==> flow/design.v <==
module mii_initializer(
   CLK      ,  
   RST      ,  
   PHYAD    ,  
   MDC      ,  
   MDIO_OUT ,  
   COMPLETE   
);
   input          CLK   ;
   input          RST   ;
   input  [4:0]   PHYAD ;
   output         MDC      ;
   output         MDIO_OUT ;
   output         COMPLETE ;
   reg      [6:0] cntMdc;
   always @ (posedge CLK) begin
      cntMdc <= cntMdc + 7'd1;
   end
   reg            MDC;
   always @ (posedge CLK) begin
      MDC <= cntMdc[6];
   end
   wire        gShiftDataEn = (cntMdc[6:0] == 7'd0);
   reg      [7:0] cntResets;
   always @ (posedge CLK) begin
      if (RST) begin
         cntResets   <= 8'd0;
      end else if(gShiftDataEn) begin
         cntResets   <= cntResets + 8'd1;
      end
   end
   reg            gWaitn;
   always @ (posedge CLK) begin
      if (RST) begin
         gWaitn   <= 1'd0;
      end else if(~gWaitn & cntResets[7]) begin
         gWaitn   <= 1'd1;
      end
   end
   reg            COMPLETE;
   always @ (posedge CLK) begin
      if (RST) begin
         COMPLETE <= 1'd0;
      end else if(~COMPLETE && (cntResets[7:5] == 3'b110)) begin
         COMPLETE <= 1'd1;
      end
   end
   reg      [32:0]   mdioData;
   always @ (posedge CLK) begin
      if (RST) begin
         mdioData[32:0] <= {
            1'b1              , 
            2'b01             , 
            2'b01             , 
            PHYAD[4:0]           , 
            5'h0              , 
            2'b10             , 
            16'b0001_0001_0100_0000   
         };
      end else if(gWaitn & gShiftDataEn) begin
         mdioData[32:0] <= {mdioData[31:0], 1'b1};
      end
   end
   assign MDIO_OUT = mdioData[32];
endmodule
# From RTL to reports: mii_initializer
# The steps from the RTL of mii_initializer to its reports follow in flow order.
# Line numbers count from 1 in the design file above.
# Operators carry their Yosys type and port widths (W data, S select, Z words).
# Library cell names are shortened.
# Not given: --
# inputs
top_module	mii_initializer
clock_port	CLK
cell_library	sky130hd
lib_corner	tt_025C_1v80

# After elaboration
# Source: Yosys, flattened and elaborated, memories not mapped. Widths are those after wreduce. Registers that Yosys merges into a memory's read port (data or address) are not register bits. Print and check cells do not count. Equal cells are merged and count once.
# bits
ff_bits	51
in_bits	7
elab_cells	19
# op_classes
reduce_logical	3
n_eq	1
n_addsub	2
muxes	2
n_logic	4
# ops
op	count
$mux W28	2
$add A8 B1 Y8 const B	1
$add A7 B1 Y7 const B	1
$logic_not A7 Y1	1
$eq A3 B3 Y1 const B	1
$and A1 B1 Y1	2
$not A1 Y1	2
$reduce_bool A2 Y1	1
$logic_and A1 B1 Y1	1

# Longest topological paths
# Yosys ltp: most cells in a row. Word level: on the elaborated netlist, between registers, memories and ports. Mapped: between sequential cells and ports; inverters and the memories' decode and read muxes count.
# depth
depth_word	4
abc_area	0
mapped_depth	6
depth_no_buf	5

# Netlist
# Source: synth_stat.txt of the flow (Yosys; design flattened, memories mapped). It holds for the ABC_AREA given above (unset counts as 0); a run with the other value may have another netlist.
# mapped
n_buf	12
ff_cells	51
cell_count	201
synth_area_um2	2100.8
# by_type
cell_type	count	area_total_um2
dfxtp_1	46	920.883
mux2i_1	27	270.259
nand2b_1	28	175.168
edfxtp_1	5	150.144
nor2_1	18	67.565
ha_1	3	37.536
or4_1	5	37.536
a21oi_1	7	35.034
a22o_1	4	35.034
xnor2_1	4	35.034
buf_6	3	33.782
nor2b_1	5	31.28
nand3_1	6	30.029
o31ai_1	4	30.029
clkbuf_1	7	26.275
inv_1	6	22.522
or3_1	3	18.768
nor3_4	1	16.266
# Not listed: further types 15, cells in them 19.

# Timing after synthesis
# OpenSTA on the mapped netlist: ideal clock, no wires. The path of least setup slack (recovery checks aside). Input and output delay are each 20% of the period. Register names are those of the netlist, which keeps one name where synthesis merged equal registers.
# synth_timing
path_type	input-to-reg
from	input port RST
to	register mdioData[23]
period_ns	3.19
path_delay_ns	1.219
t_required_ns	2.890
path_slack_ns	1.333
in_delay_ns	0.638
setup_ns	0.300
t_arrival_ns	1.557
stages	4
period_less_setup_slack_ns	1.857
# "path_delay_ns" is the arrival time less input delay plus setup time.
# "stages": output pins that drive a net of the path, with the launching flip-flop's if there is one; two outputs of one cell count as two.
# "period_less_setup_slack_ns" is the clock period less the worst setup slack; recovery checks do not enter. This is arithmetic on one report: input and output delays are still those of the set period (20% each).
# Between the ends stands the longest chain of elaborated cells between them, by number of cells; it is not shown to be the way that was timed. Of several equally long chains one is given.
# A line is the first line of the expression or statement that the cell stems from. Yosys adds cells for indexed reads and writes and turns some case tables into memories.
# Only ways into the end's enable, where the timed path ends, are counted here.
# synth_via
cell_sequence	clkbuf_1 -> clkbuf_1 -> clkbuf_1 -> or2_2
elab_chain_len	1
cells_between	1
cone_classes	reduce/logical: 1
# synth_rtl
item	line	source
start: declaration	10	input          RST   ;
$reduce_bool A2 Y1	--
end: assignment	51	mdioData[32:0] <= {
end: assignment	61	mdioData[32:0] <= {mdioData[31:0], 1'b1};
end: declaration	48	reg      [32:0]   mdioData;

# Path in the finished layout
# Path of least setup slack in the final report of flow run A (OpenROAD, finished layout, wires in). Where an end is a register, its clock arrival counts in the times.
# layout_timing
path_type	reg-to-reg
from	register cntMdc[3]
to	register cntResets[3]
t_arrival_ns	1.97
setup_ns	0.06
t_required_ns	2.32
path_slack_ns	0.35
stages	5
period_ns	2.09
# Between the ends stands the longest chain of elaborated cells between them, by number of cells; it is not shown to be the way that was timed. Of several equally long chains one is given.
# layout_via
cell_sequence	dfxtp_2 -> or4_4 -> buf_6 -> or4_4 -> a21oi_2
elab_chain_len	1
cells_between	1
cone_classes	reduce/logical: 1
# layout_rtl
item	line	source
start: declaration	15	reg      [6:0] cntMdc;
start: assignment	17	cntMdc <= cntMdc + 7'd1;
$logic_not A7 Y1	23	wire        gShiftDataEn = (cntMdc[6:0] == 7'd0);
end: assignment	27	cntResets   <= 8'd0;
end: assignment	29	cntResets   <= cntResets + 8'd1;
end: declaration	24	reg      [7:0] cntResets;

Memo
Re: implementation data of mii_initializer

Below are 2 stored runs of the flow (Yosys, OpenROAD; platform sky130hd) on mii_initializer, each with its settings and what was measured, unordered. Constraints: input delay and output delay 20% of the set period each, output load 0.01 pF.
"timing.achieved_period_ns" = clock period - worst setup slack. The figure is calculated, with input and output delays left at 20% of the set period.
"fin_power_uw" is the tool's figure for a default switching activity; nothing was simulated.

Flow run A, flow files:
==> flow/run.sh <==
#!/bin/bash
# the make line also repeats the synthesis and layout settings of config.mk as NAME=value (left out here)
make -C /OpenROAD-flow-scripts/flow DESIGN_CONFIG=/design/flow/config.mk WORK_HOME=/design/flow/orfs CLKGATE_MAP_FILE= finish
==> flow/config.mk <==
export PLATFORM = sky130hd
export DESIGN_NAME = mii_initializer
export DESIGN_NICKNAME = mii_initializer
export VERILOG_FILES = /design/flow/design.v
export SDC_FILE = /design/flow/constraint.sdc
export NUM_CORES = 4
export LEC_CHECK = 0
export CAP_MARGIN = 20
export CORE_MARGIN = 2
export CORE_UTILIZATION = 40
export SETUP_SLACK_MARGIN = 0.58
export SLEW_MARGIN = 20
==> flow/constraint.sdc <==
create_clock -name core_clock -period 2.09 [get_ports {CLK}]
set_input_delay 0.4180 -clock core_clock [delete_from_list [all_inputs] [get_ports {CLK}]]
set_output_delay 0.4180 -clock core_clock [all_outputs]
set_load 0.01 [all_outputs]

==> results of flow run A, as CSV <==
result,value
timing.setup.tns_ns,0.000
fin_power_uw,1631
timing.achieved_period_ns,1.738
fin_util_pct,50.3
final_setup_ws_ns,0.352
die_footprint_um2,5847.7
post_synth_area_um2,2100.8

Flow run B, flow files:
==> flow/run.sh <==
#!/bin/bash
# the make line also repeats the synthesis and layout settings of config.mk as NAME=value (left out here)
make -C /OpenROAD-flow-scripts/flow DESIGN_CONFIG=/design/flow/config.mk WORK_HOME=/design/flow/orfs CLKGATE_MAP_FILE= finish
==> flow/config.mk <==
export PLATFORM = sky130hd
export DESIGN_NAME = mii_initializer
export DESIGN_NICKNAME = mii_initializer
export VERILOG_FILES = /design/flow/design.v
export SDC_FILE = /design/flow/constraint.sdc
export NUM_CORES = 4
export LEC_CHECK = 0
export ABC_AREA = 0
export CAP_MARGIN = 20
export CORE_MARGIN = 7
export CORE_UTILIZATION = 33
export CTS_CLUSTER_DIAMETER = 282
export CTS_CLUSTER_SIZE = 34
export MAX_ROUTING_LAYER = met4
export MIN_ROUTING_LAYER = met1
export PLACE_DENSITY_LB_ADDON = 0.05
export SETUP_SLACK_MARGIN = -0.08
export SLEW_MARGIN = 20
export TNS_END_PERCENT = 10
==> flow/constraint.sdc <==
create_clock -name core_clock -period 2.75 [get_ports {CLK}]
set_input_delay 0.5500 -clock core_clock [delete_from_list [all_inputs] [get_ports {CLK}]]
set_output_delay 0.5500 -clock core_clock [all_outputs]
set_load 0.01 [all_outputs]

==> results of flow run B, as CSV <==
result,value
fin_power_uw,1218
die_footprint_um2,8795.6
timing.achieved_period_ns,2.120
post_synth_area_um2,2100.8
fin_util_pct,38.6
timing.setup.tns_ns,0.000
final_setup_ws_ns,0.630
