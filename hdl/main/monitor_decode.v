==> flow/design.v <==
`timescale 1ns / 1ps
module monitor_decode(
        clk,
        rst,
        monitor_tx,
        read_monitor_tx,
        get_data_en
    );
    parameter divide_p = 31;   
    input clk;
    input rst;
    input monitor_tx;
    output [7:0] read_monitor_tx;
    output get_data_en;
    reg send_en;
    reg send_en_old;
    always@(posedge clk)begin
        send_en_old <= send_en;
    end
    reg [13:0] reg_rs232c_counter;
    always@(posedge clk or posedge rst)begin
        if(rst)begin
            reg_rs232c_counter <= 14'h0;
        end
        else if(send_en && ~send_en_old)begin
            reg_rs232c_counter <= 14'd10;
        end
        else if(reg_rs232c_counter == divide_p)begin
            reg_rs232c_counter <= 14'h0;
        end
        else begin
            reg_rs232c_counter <= reg_rs232c_counter + 1;
        end
    end
    reg [3:0] counter;
    reg [12:0] counter_get_data;
    reg [9:0] reg_read_monitor_tx;
    reg first_frag;
    always@(posedge clk)begin
        if(~monitor_tx)begin
            send_en <= 1'b1;
        end
        else if(counter == 4'h1 && monitor_tx && first_frag)begin
            send_en <= 1'b0;
        end
    end  
    reg reg_get_data_en;
    always@(posedge clk or posedge rst)begin
        if(rst)begin
            counter <= 15'h0;
            reg_get_data_en <= 1'b0;
            reg_read_monitor_tx <= 10'd0;
            counter_get_data <= 13'd0;
            first_frag <= 1'b0;
        end
        else if(send_en)begin
            if(reg_rs232c_counter == 4'h0 && counter == 4'd10)begin
                counter <= 4'd1;
                counter_get_data <= counter_get_data + 1'b1;
                first_frag <= 1'b1;
            end
            else if(reg_rs232c_counter == 4'd15 && counter == 4'd10)begin
                reg_get_data_en <= 1'b1;
            end
            else if(reg_rs232c_counter == 4'h0)begin
                counter <= counter + 1'b1;
                reg_read_monitor_tx[counter] <= monitor_tx;
                first_frag <= 1'b1;
            end
            else begin
                reg_get_data_en <= 1'b0;
                first_frag <= 1'b0;
            end
        end
        else begin
            counter <= 4'h0;
        end
    end  
    reg [7:0] reg_read_monitor_tx2;
    always@(posedge clk or posedge rst)begin
        if(rst)begin
            reg_read_monitor_tx2[7:0] <= 8'h0;
        end
        else if(reg_get_data_en)begin
            reg_read_monitor_tx2[7:0] <= reg_read_monitor_tx[8:1];
        end 
    end
    assign read_monitor_tx[7:0] = reg_read_monitor_tx2[7:0];
    assign get_data_en = reg_get_data_en;
endmodule
# Step by step through the tools: monitor_decode
# What the tools print for monitor_decode, step after step.
# Lines are those of the file above, counted from 1.
# Cell names lack the library's common part.
# A cell with n/a has no value.
[design]
design = "monitor_decode"
clock = "clk"
cell_library = "sky130hd"
lib_corner = "tt_025C_1v80"

# Word-level counts
# Counts by Yosys on the flattened word-level netlist (proc, flatten, opt, wreduce; memories kept). Register bits leave out memories and registers merged into their read ports (data or address). Print and check cells are left out. Cells with the same type and inputs are merged into one.
[word_totals]
ff_bits = 40
in_bits = 3
out_inout_bits = 9
word_cells = 48
[op_classes]
addsub = 3
n_eq = 8
n_shift = 2
muxes = 11
bitwise = 6
reduce_logical = 10
[ops]
columns = ["cell", "n"]
rows = [
  ["14-bit two-way mux", 2],
  ["4-bit two-way mux", 4],
  ["14-bit by 1-bit adder with 14-bit output (second input constant)", 1],
  ["14-bit by 4-bit == test with 1-bit output (second input constant)", 1],
  ["14-bit by 5-bit == test with 1-bit output (second input constant)", 1],
  ["14-bit logical NOT", 1],
  ["1-bit by 5-bit variable shift with 10-bit output", 1],
  ["1-bit by 5-bit variable shift with 10-bit output (first input constant)", 1],
  ["10-bit bitwise AND", 1],
  ["10-bit OR", 1],
  ["10-bit inverter", 1],
  ["1-bit logical AND", 5],
  ["4-bit negation with 5-bit output", 1],
  ["1-bit two-way mux", 5],
  ["2-bit inequality test (second input constant)", 2],
  ["2-bit AND reduction", 2],
  ["4-bit by 1-bit adder with 4-bit output (second input constant)", 1],
  ["4-bit by 1-bit == test with 1-bit output (second input constant)", 1],
  ["4-bit == test (second input constant)", 1],
  ["4-bit AND reduction", 1],
  ["1-bit inverter", 3],
  ["3-bit by 1-bit inequality test with 1-bit output (second input constant)", 1],
  ["3-bit inequality test (second input constant)", 1],
  ["3-bit AND reduction", 1],
]

# Logic depth
# Yosys ltp: most cells in a row. Word level: on the elaborated netlist, between registers, memories and ports. Mapped: between sequential cells and ports; inverters and the memories' decode and read muxes count.
[logic_depth]
ltp_word = 5
ABC_AREA = 0
depth_mapped = 7

# Mapped cells and area
# The flow's flattened synthesis, as Yosys stat reports it; memories are mapped. The netlist is that of the ABC_AREA named above (0 if unset); the other value can give another one.
# The area totals of this step are shown rounded.
[mapped]
cells = 188
synth_area_um2 = 1960
sequential_area_um2 = 941
flip_flops = 38
[types]
columns = ["type", "n"]
rows = [
  ["dfrtp_1", 36],
  ["ha_1", 8],
  ["mux2_2", 8],
  ["xnor2_1", 10],
  ["nor2_1", 20],
  ["nand3_1", 11],
  ["o31ai_1", 6],
  ["a31oi_4", 2],
  ["inv_1", 11],
  ["dfxtp_1", 2],
  ["o21ai_1", 8],
  ["nor4_1", 6],
  ["mux2_1", 3],
  ["or3_1", 5],
  ["nor3_1", 6],
  ["nand2_1", 7],
  ["buf_2", 5],
  ["o21ai_0", 5],
]
# Other cell types: 20; their cells: 29.

# Path before layout
# Path of least setup slack by OpenSTA after synthesis, without wires, with an ideal clock, recovery checks aside; 20% of the period is set as input and as output delay. Where synthesis merged equal registers, the netlist keeps one of their names.
[synth_timing]
kind = "flip-flop to flip-flop"
startpoint = "register counter[0]"
endpoint = "register reg_read_monitor_tx[4]"
period_ns = 1.99
setup_time_ns = 0.128
t_first_pin_ns = 0.000
arrival_time_ns = 1.908
t_required_ns = 1.862
slack_ns = -0.046
path_delay_ns = 2.036
path_stages = 7
n_path_buf = 1
period_less_setup_slack_ns = 2.036
# "path_delay_ns" is the arrival time less input delay plus setup time.
# "path_stages": output pins that drive a net of the path, with the launching flip-flop's if there is one; two outputs of one cell count as two.
# "period_less_setup_slack_ns" = period - worst setup slack (recovery checks aside). The figure is calculated, with input and output delays left at 20% of the set period.
# The rows between start and end are the longest chain of elaborated cells between them; the timing report does not say that the signal goes this way. Where chains are equally long, one stands for them.
# Each line given opens the expression or statement behind the cell; cells for indexed reads and writes are added by Yosys, which also makes memories of some case tables.
# A register here has more assigning lines than the two given.
[synth_via]
path_cell_list = "dfrtp_1 -> buf_2 -> inv_1 -> ha_1 -> or3_1 -> nor4_1 -> mux2_1"
elab_chain_len = 5
cone_cells = 12
classes_between = "add/sub: 1; eq/ne: 1; shift: 2; logic: 5; reduce/logical: 3"
[synth_rtl]
columns = ["element", "line", "text"]
rows = [
  ["start: declaration", 35, "reg [3:0] counter;"],
  ["start: assignment", 50, "counter <= 15'h0;"],
  ["start: assignment", 66, "counter <= counter + 1'b1;"],
  ["4-bit negation with 5-bit output", 67, "reg_read_monitor_tx[counter] <= monitor_tx;"],
  ["1-bit by 5-bit variable shift with 10-bit output", 67, ""],
  ["10-bit inverter", 67, ""],
  ["10-bit bitwise AND", 67, ""],
  ["10-bit OR", 67, ""],
  ["end: assignment", 52, "reg_read_monitor_tx <= 10'd0;"],
  ["end: assignment", 67, ""],
  ["end: declaration", 37, "reg [9:0] reg_read_monitor_tx;"],
]

# 2 stored runs of monitor_decode in the flow (synthesis by Yosys, layout by OpenROAD, sky130hd cells), in arbitrary order. Constraints: input delay and output delay 20% of the set period each, output load 0.01 pF.

[[run]]
name = "stored run 1"
[run.settings]
period_ns = 2.13
CORE_UTILIZATION = 67
PLACE_DENSITY = 0.37
CELL_PAD_IN_SITES_GLOBAL_PLACEMENT = 3
CTS_CLUSTER_SIZE = 70
CTS_CLUSTER_DIAMETER = 396
CAP_MARGIN = 35
MIN_ROUTING_LAYER = "met1"
CORE_MARGIN = 2
SLEW_MARGIN = 20
[run.results]
outcome = "no final report: placement broke off with GPL-0301"

[[run]]
name = "stored run 2"
[run.settings]
period_ns = 3.12
CORE_UTILIZATION = 68
PLACE_DENSITY = 0.87
CORE_ASPECT_RATIO = 1.49
CORE_MARGIN = 7
CELL_PAD_IN_SITES_GLOBAL_PLACEMENT = 2
CELL_PAD_IN_SITES_DETAIL_PLACEMENT = 1
TNS_END_PERCENT = 80
GPL_ROUTABILITY_DRIVEN = 0
CTS_CLUSTER_SIZE = 50
CAP_MARGIN = 20
SLEW_MARGIN = 20
[run.results]
outcome = "no final report: placement broke off with GPL-0301"
